==> flow/design.v <==
`timescale 1ns / 1ps
module clock_divider(
    input clk_in,          
    input reset,           
    output reg clk_out     
);
    reg [63:0] counter =0; 
    always @(posedge clk_in or posedge reset) begin
        if (reset) begin
            counter <= 0;
            clk_out <= 0;
        end else begin
            if (counter == 50000) begin
                counter <= 0;
                clk_out <= ~clk_out;
            end else begin
                counter <= counter + 1;
            end
        end
    end
endmodule
== Step by step through the tools: clock_divider ==
What the tools print for clock_divider, step after step.
Line numbers count from 1 in the design file above.
Operators carry their Yosys type and port widths (W data, S select, Z words).
Library cell names are shortened.
The mark n/a stands for no value.

* Top: clock_divider
* Clock: clk_in
* Cell library: sky130hd
* Corner: tt_025C_1v80

== Word-level counts ==
Source: Yosys, flattened and elaborated, memories not mapped. Widths are those after wreduce; folded enables and synchronous resets count as part of the registers. Registers that Yosys merges into a memory's read port (data or address) are not register bits. Print and check cells do not count. Equal cells are merged and count once.

* Flip-flop bits (word level): 65
* Elaborated cells: 6

* Add/subtract/negate cells: 1
* Eq/ne operators: 1
* Muxes and demuxes: 1
* Bitwise logic cells: 1

{| class="wikitable"
|+ Operator list
! kind !! number
|-
| $add A64 B1 Y64 const B || 1
|-
| $eq A64 B16 Y1 const B || 1
|-
| $mux W64 || 1
|-
| $not A1 Y1 || 1
|}

== Depth ==
Longest topological path by Yosys (ltp), each cell counted once; first at word level (registers and memories cut), then after technology mapping (sequential cells cut; the memories' decode and read muxes count).

* Depth in word-level cells: 2
* ABC_AREA: 0
* Depth in mapped cells: 7
* Mapped depth without buffers: 6

== Netlist ==
Source: synth_stat.txt of the flow (Yosys; design flattened, memories mapped). It holds for the ABC_AREA given above (unset counts as 0); a run with the other value may have another netlist.

{| class="wikitable"
|+ Cell types
! type !! number !! area in all (µm²)
|-
| dfrtp_1 || 65 || 1626.56
|-
| xnor2_1 || 32 || 280.269
|-
| xor2_1 || 31 || 271.51
|-
| nand4_1 || 23 || 143.888
|-
| nor4_1 || 22 || 137.632
|-
| nand3_1 || 25 || 125.12
|-
| nor2_1 || 33 || 123.869
|-
| nand2_1 || 24 || 90.086
|-
| nor3_1 || 13 || 65.062
|-
| inv_1 || 12 || 45.043
|-
| nor4_4 || 2 || 42.541
|-
| and3_1 || 5 || 31.28
|-
| ha_1 || 2 || 25.024
|-
| nand4_2 || 2 || 25.024
|-
| nand4_4 || 1 || 21.27
|-
| nor3_2 || 2 || 20.019
|-
| nor3_4 || 1 || 16.266
|-
| and4bb_2 || 1 || 12.512
|}

Other cell types: 11; their cells: 12.

* Cell count: 308
* Chip area (Yosys): 0.0031993 mm²
* Sequential part of the area: 0.0016266 mm²
* Flip-flop cells: 65

== Path before layout ==
Source: OpenSTA report_checks on the synthesized netlist (no wires, ideal clock, input and output delay 20% of the period each), path of least setup slack; recovery checks are left aside. Register names are those of the netlist, which keeps one name where synthesis merged equal registers.

* Path kind: reg-to-reg
* Start: register counter[0]
* End: register counter[36]
* Clock period: 2.95 ns
* Launch time at the first pin: 0.000 ns
* Arrival: 1.671 ns
* Required time: 2.871 ns
* Setup slack: 1.199 ns
* Delay of the path: 1.750 ns
* Stages on the path: 8
* Buffers on the path: 1
* Synthesis period reached: 1.751 ns

"delay of the path" = arrival - input delay + setup time.
"stages on the path" counts driving pins, that of a launching flip-flop among them; a cell with two outputs on the path counts twice.
"synthesis period reached" = period - worst setup slack (recovery checks aside). The figure is calculated, with input and output delays left at 20% of the set period.
Between the ends stands the longest chain of elaborated cells between them, by number of cells; it is not shown to be the way that was timed. Of several equally long chains one is given.
Each line given opens the expression or statement behind the cell; cells for indexed reads and writes are added by Yosys, which also makes memories of some case tables.
A register here has more assigning lines than the two given.

* Cell sequence: dfrtp_1 > ha_1 > nand3_1 > nor3_4 > and3_1 > buf_4 > nor3b_2 > xor2_1
* Cells in the longest elaborated chain: 2
* Elaborated cells between the ends (all ways): 3

{| class="wikitable"
|+ Ends and longest elaborated chain, after synthesis
! element !! line !! RTL
|-
| start: declaration || 7 || <nowiki>reg [63:0] counter =0;</nowiki>
|-
| start: assignment || 10 || <nowiki>counter <= 0;</nowiki>
|-
| start: assignment || 17 || <nowiki>counter <= counter + 1;</nowiki>
|-
| $add A64 B1 Y64 || 17 ||
|-
| $mux W64 || 13 || <nowiki>if (counter == 50000) begin</nowiki>
|-
| end: assignment || 14 || <nowiki>counter <= 0;</nowiki>
|-
| end: assignment || 17 ||
|-
| end: declaration || 7 ||
|}

== Timing after layout ==
From the final timing report of flow run A: the path of least setup slack in the routed layout; clock arrival at registers is part of the times.

* Path kind: reg-to-reg
* Start: register counter[34]
* End: register counter[62]
* Clock period: 2.16 ns
* Launch time at the first pin: 0.34 ns
* Arrival: 2.32 ns
* Required time: 2.42 ns
* Setup slack: 0.10 ns
* Stages on the path: 6
* Buffers on the path: 0

Between the ends stands the longest chain of elaborated cells between them, by number of cells; it is not shown to be the way that was timed. Of several equally long chains one is given.
A register here has more assigning lines than the two given.

* Cell sequence: dfrtp_1 > nand4_1 > nor4_1 > nand4_1 > nor2_1 > xor2_1
* Cells in the longest elaborated chain: 2
* Elaborated cells between the ends (all ways): 3

{| class="wikitable"
|+ Ends and longest elaborated chain, after layout
! element !! line !! RTL
|-
| start: declaration || 7 || <nowiki>reg [63:0] counter =0;</nowiki>
|-
| start: assignment || 10 || <nowiki>counter <= 0;</nowiki>
|-
| start: assignment || 17 || <nowiki>counter <= counter + 1;</nowiki>
|-
| $add A64 B1 Y64 || 17 ||
|-
| $mux W64 || 13 || <nowiki>if (counter == 50000) begin</nowiki>
|-
| end: assignment || 14 || <nowiki>counter <= 0;</nowiki>
|-
| end: assignment || 17 ||
|-
| end: declaration || 7 ||
|}

FLOW RESULTS
============

Measured data: module clock_divider, platform sky130hd, 2 stored runs of the flow under differing settings, order arbitrary. Input and output delays are each 20% of the period that was set; the output load is 0.01 pF.
By "achieved clock period" is meant the clock period of the run minus its worst setup slack. This is arithmetic on one report: input and output delays are still those of the set period (20% each).
"worst setup path time" means the part of the period allowed to the worst setup path (the constraints hold back 20% at inputs and 20% at outputs) less its slack; where the path has registers, the arrival times of their clocks count too.
"power" is the tool's figure for a default switching activity; nothing was simulated.

Flow run A
==> flow/run.sh <==
#!/bin/bash
# the make line also repeats the synthesis and layout settings of config.mk as NAME=value (left out here)
make -C /OpenROAD-flow-scripts/flow DESIGN_CONFIG=/design/flow/config.mk WORK_HOME=/design/flow/orfs CLKGATE_MAP_FILE= finish
==> flow/config.mk <==
export PLATFORM = sky130hd
export DESIGN_NAME = clock_divider
export DESIGN_NICKNAME = clock_divider
export VERILOG_FILES = /design/flow/design.v
export SDC_FILE = /design/flow/constraint.sdc
export NUM_CORES = 4
export LEC_CHECK = 0
export CAP_MARGIN = 20
export CORE_MARGIN = 2
export CORE_UTILIZATION = 40
export SETUP_SLACK_MARGIN = -0.2
export SLEW_MARGIN = 20
==> flow/constraint.sdc <==
create_clock -name core_clock -period 2.16 [get_ports {clk_in}]
set_input_delay 0.4320 -clock core_clock [delete_from_list [all_inputs] [get_ports {clk_in}]]
set_output_delay 0.4320 -clock core_clock [all_outputs]
set_load 0.01 [all_outputs]

==> results of flow run A <==
chip area after synthesis (Yosys): 0.0031993 mm²
die area: 0.0087301 mm²
standard-cell area of the final layout: 0.0035672 mm²
utilization: 46.2%
worst setup slack after layout: 0.099 ns
total negative slack: 0.000 ns
power: 2188 µW
achieved clock period: 2.061 ns
worst setup path time: 2.06 ns
worst setup path kind: reg-to-reg

Flow run B
==> flow/run.sh <==
#!/bin/bash
# the make line also repeats the synthesis and layout settings of config.mk as NAME=value (left out here)
make -C /OpenROAD-flow-scripts/flow DESIGN_CONFIG=/design/flow/config.mk WORK_HOME=/design/flow/orfs CLKGATE_MAP_FILE= finish
==> flow/config.mk <==
export PLATFORM = sky130hd
export DESIGN_NAME = clock_divider
export DESIGN_NICKNAME = clock_divider
export VERILOG_FILES = /design/flow/design.v
export SDC_FILE = /design/flow/constraint.sdc
export NUM_CORES = 4
export LEC_CHECK = 0
export CAP_MARGIN = 20
export CELL_PAD_IN_SITES_DETAIL_PLACEMENT = 2
export CORE_MARGIN = 10
export CORE_UTILIZATION = 32
export CTS_CLUSTER_DIAMETER = 238
export GPL_ROUTABILITY_DRIVEN = 1
export GPL_TIMING_DRIVEN = 0
export PLACE_DENSITY_LB_ADDON = 0.28
export SETUP_SLACK_MARGIN = 0.04
export SLEW_MARGIN = 5
==> flow/constraint.sdc <==
create_clock -name core_clock -period 1.38 [get_ports {clk_in}]
set_input_delay 0.2760 -clock core_clock [delete_from_list [all_inputs] [get_ports {clk_in}]]
set_output_delay 0.2760 -clock core_clock [all_outputs]
set_load 0.01 [all_outputs]

==> results of flow run B <==
chip area after synthesis (Yosys): 0.0031993 mm²
die area: 0.0143976 mm²
standard-cell area of the final layout: 0.0052 mm²
utilization: 53.2%
worst setup slack after layout: -0.728 ns
total negative slack: -31.702 ns
power: 3939 µW
achieved clock period: 2.108 ns
worst setup path time: 2.11 ns
worst setup path kind: reg-to-reg
