==> flow/design.v <==
`timescale 1ns / 1ps
module button_debounce 
#(
    parameter CNT_MAX = 64'd99_999 
)
(
    input wire clk,       
    input wire rst_n,    
    input wire key_in,   
    output reg key_out    
);
reg [63:0] cnt_20ms;    
always @(posedge clk or posedge rst_n) begin
    if (rst_n) 
        cnt_20ms <= 64'b0;
    else if (!key_in) 
        cnt_20ms <= 64'b0;
    else if (cnt_20ms == CNT_MAX && key_in) 
        cnt_20ms <= cnt_20ms;
    else 
        cnt_20ms <= cnt_20ms + 1'b1;
end
always @(posedge clk or posedge rst_n) begin
    if (rst_n) 
        key_out <= 1'b0;
    else if (cnt_20ms == CNT_MAX) 
        key_out <= 1'b1;
    else 
        key_out <= 1'b0;
end
endmodule
## Tool chain data of button_debounce

The steps from the RTL of button_debounce to its reports follow in flow order.
Line numbers count from 1 in the design file above.
Operators carry their Yosys type and port widths (W data, S select, Z words).
Library cell names are shortened.
A cell with - has no value.

| design | value |
|---|---|
| top | button_debounce |
| clock | clk |
| library | sky130hd |
| library corner | tt_025C_1v80 |

## Elaborated design

Yosys after proc, flatten, opt, wreduce and memory -nomap, before mapping. Memory bits, and registers merged into a memory's read port (data or address), are not among the register bits. Print and check cells are not counted. Equal cells are merged and count once.

| operators by class | value |
|---|---|
| $add $sub $neg | 1 |
| equal/unequal tests | 2 |
| multiplexer cells | 3 |
| reductions and logical operators | 1 |

Operators with widths:

| cell | count |
|---|---|
| $mux W64 | 2 |
| $add A64 B1 Y64 const B | 1 |
| $eq A64 B17 Y1 const B | 1 |
| $ne A2 B2 Y1 const B | 1 |
| $logic_and A1 B1 Y1 | 1 |
| $mux W1 | 1 |

| bit counts | value |
|---|---|
| register bits | 65 |
| input port bits | 3 |
| output and inout bits | 1 |
| word-level cells | 9 |

## Longest topological paths

Longest topological path by Yosys (ltp), each cell counted once; first at word level (registers and memories cut), then after technology mapping (sequential cells cut; the memories' decode and read muxes count).

| logic depth | value |
|---|---|
| word-level depth | 4 |
| ABC_AREA | 0 |
| gate-level depth with buffers | 7 |
| gate-level depth less buffers | 6 |

## Synthesis result

Yosys stat after the flow's synthesis: flattened, memories mapped to cells. It holds for the ABC_AREA given above (unset counts as 0); a run with the other value may have another netlist.

Cells by type:

| type | count | area in all (um^2) |
|---|---|---|
| dfrtp_1 | 65 | 1,626.56 |
| nand4_1 | 31 | 193.936 |
| xor2_1 | 21 | 183.926 |
| nor4_1 | 29 | 181.424 |
| nor2_1 | 38 | 142.637 |
| a21oi_1 | 27 | 135.13 |
| nand2_1 | 30 | 112.608 |
| or3_1 | 15 | 93.84 |
| or4_1 | 12 | 90.086 |
| nand3_1 | 17 | 85.082 |
| o31ai_1 | 11 | 82.579 |
| o21ai_0 | 16 | 80.077 |
| xnor2_1 | 8 | 70.067 |
| and4_1 | 7 | 61.309 |
| inv_1 | 12 | 45.043 |
| nor3_1 | 9 | 45.043 |
| nand4_4 | 2 | 42.541 |
| nor4_4 | 2 | 42.541 |

Not listed: further types 21, cells in them 49.

| synthesis totals | value |
|---|---|
| standard cells after synthesis | 401 |
| chip area (Yosys) | 3,642.2 um^2 |
| sequential part of the area | 1,626.6 um^2 |
| flip-flop cells | 65 |
| buffer cells | 18 |

## Path before layout

Path of least setup slack by OpenSTA after synthesis, without wires, with an ideal clock, recovery checks aside; 20% of the period is set as input and as output delay. Where synthesis merged equal registers, the netlist keeps one of their names.

| timing path post-synthesis | value |
|---|---|
| kind | register -> register |
| from | register cnt_20ms[0] |
| to | register cnt_20ms[54] |
| clock period | 3.14 ns |
| setup time | 0.078 ns |
| launch time at the first pin | 0.000 ns |
| arrival time | 2.034 ns |
| data required time | 3.062 ns |
| slack | 1.028 ns |
| delay of the path | 2.112 ns |
| stages | 7 |
| path buffers | 0 |
| synthesis period reached | 2.112 ns |

"delay of the path" = arrival - input delay + setup time.
"stages": output pins that drive a net of the path, with the launching flip-flop's if there is one; two outputs of one cell count as two.
"synthesis period reached" is the clock period less the worst setup slack; recovery checks do not enter. This is arithmetic on one report: input and output delays are still those of the set period (20% each).
The rows between start and end are the longest chain of elaborated cells between them; the timing report does not say that the signal goes this way. Where chains are equally long, one stands for them.
A line is the first line of the expression or statement that the cell stems from. Yosys adds cells for indexed reads and writes and turns some case tables into memories.
At most two assigning lines are given for a register; there are more.

| on the way, post-synthesis | value |
|---|---|
| cells stage by stage | dfrtp_1 ha_1 nand4_1 nor4_4 nand4_4 or4_1 a21oi_1 |
| length of the longest elaborated chain | 4 |
| elaborated cells on any way between the ends | 6 |
| those cells by class | add/sub (1); eq/ne (2); mux (2); reduce/logical (1) |

RTL lines, path post-synthesis:

| item | line | RTL |
|---|---|---|
| start: declaration | 12 | `reg [63:0] cnt_20ms;` |
| start: assignment | 19 | `cnt_20ms <= cnt_20ms;` |
| start: assignment | 21 | `cnt_20ms <= cnt_20ms + 1'b1;` |
| $eq A64 B17 Y1 | 18 | `else if (cnt_20ms == CNT_MAX && key_in)` |
| $logic_and A1 B1 Y1 | 18 |  |
| $mux W64 | 18 |  |
| $mux W64 | 16 | `else if (!key_in)` |
| end: assignment | 19 |  |
| end: assignment | 21 |  |
| end: declaration | 12 |  |

## Timing after layout

Path of least setup slack in the final report of stored run 1 (OpenROAD, finished layout, wires in). Where an end is a register, its clock arrival counts in the times.

| timing path post-layout | value |
|---|---|
| kind | register -> register |
| from | register cnt_20ms[1] |
| to | register cnt_20ms[40] |
| clock period | 2.18 ns |
| setup time | 0.07 ns |
| launch time at the first pin | 0.35 ns |
| arrival time | 2.43 ns |
| data required time | 2.47 ns |
| slack | 0.04 ns |
| stages | 10 |
| path buffers | 3 |

The rows between start and end are the longest chain of elaborated cells between them; the timing report does not say that the signal goes this way. Where chains are equally long, one stands for them.
At most two assigning lines are given for a register; there are more.

| on the way, post-layout | value |
|---|---|
| cells stage by stage | dfrtp_1 ha_2 nand4_1 nor4_4 buf_4 buf_6 nand4_1 buf_6 or3_4 a21oi_2 |
| length of the longest elaborated chain | 4 |
| elaborated cells on any way between the ends | 6 |
| those cells by class | add/sub (1); eq/ne (2); mux (2); reduce/logical (1) |

RTL lines, path post-layout:

| item | line | RTL |
|---|---|---|
| start: declaration | 12 | `reg [63:0] cnt_20ms;` |
| start: assignment | 19 | `cnt_20ms <= cnt_20ms;` |
| start: assignment | 21 | `cnt_20ms <= cnt_20ms + 1'b1;` |
| $eq A64 B17 Y1 | 18 | `else if (cnt_20ms == CNT_MAX && key_in)` |
| $logic_and A1 B1 Y1 | 18 |  |
| $mux W64 | 18 |  |
| $mux W64 | 16 | `else if (!key_in)` |
| end: assignment | 19 |  |
| end: assignment | 21 |  |
| end: declaration | 12 |  |

## Implementation results

Module button_debounce, platform sky130hd: 2 stored runs of the flow (Yosys, OpenROAD) with differing settings, in no particular order. Input and output delays are each 20% of the period that was set; the output load is 0.01 pF.
"achieved period" = clock period - worst setup slack. The figure is calculated, with input and output delays left at 20% of the set period.
By "worst path time" is meant the share of the clock period that the worst setup path is allowed (20% is reserved at inputs, 20% at outputs), minus its slack. Clock arrival times at its registers enter into it.
"power" is the tool's figure for a default switching activity; nothing was simulated.
A setting shown as - is not set for that run.

| run | period_ns | CAP_MARGIN | CORE_MARGIN | CORE_UTILIZATION | SLEW_MARGIN | SETUP_SLACK_MARGIN | PLACE_DENSITY_LB_ADDON | CORE_ASPECT_RATIO | CELL_PAD_IN_SITES_GLOBAL_PLACEMENT | ABC_AREA | MAX_ROUTING_LAYER | std-cell area (final layout) (um^2) | setup slack of the worst path (ns) | achieved period (ns) | chip area after synthesis (Yosys) (um^2) | utilization after layout | power (mW) | worst path time (ns) | critical path kind | sum of negative setup slack (ns) | overall die area (um^2) |
|---|---|---|---|---|---|---|---|---|---|---|---|---|---|---|---|---|---|---|---|---|---|
| stored run 1 | 2.18 | 20 | 2 | 40 | 20 | - | - | - | - | - | - | 4,500.6 | 0.037 | 2.143 | 3,642.2 | 0.514 | 2.330 | 2.14 | register -> register | 0.000 | 9,885.3 |
| stored run 2 | 2.63 | 20 | 2 | 36 | 20 | 0.73 | 0.04 | 1.73 | 0 | 1 | met5 | 5,271.3 | 0.802 | 1.828 | 4,642.0 | 0.417 | 2.296 | 1.83 | register -> register | 0.000 | 13,852.6 |
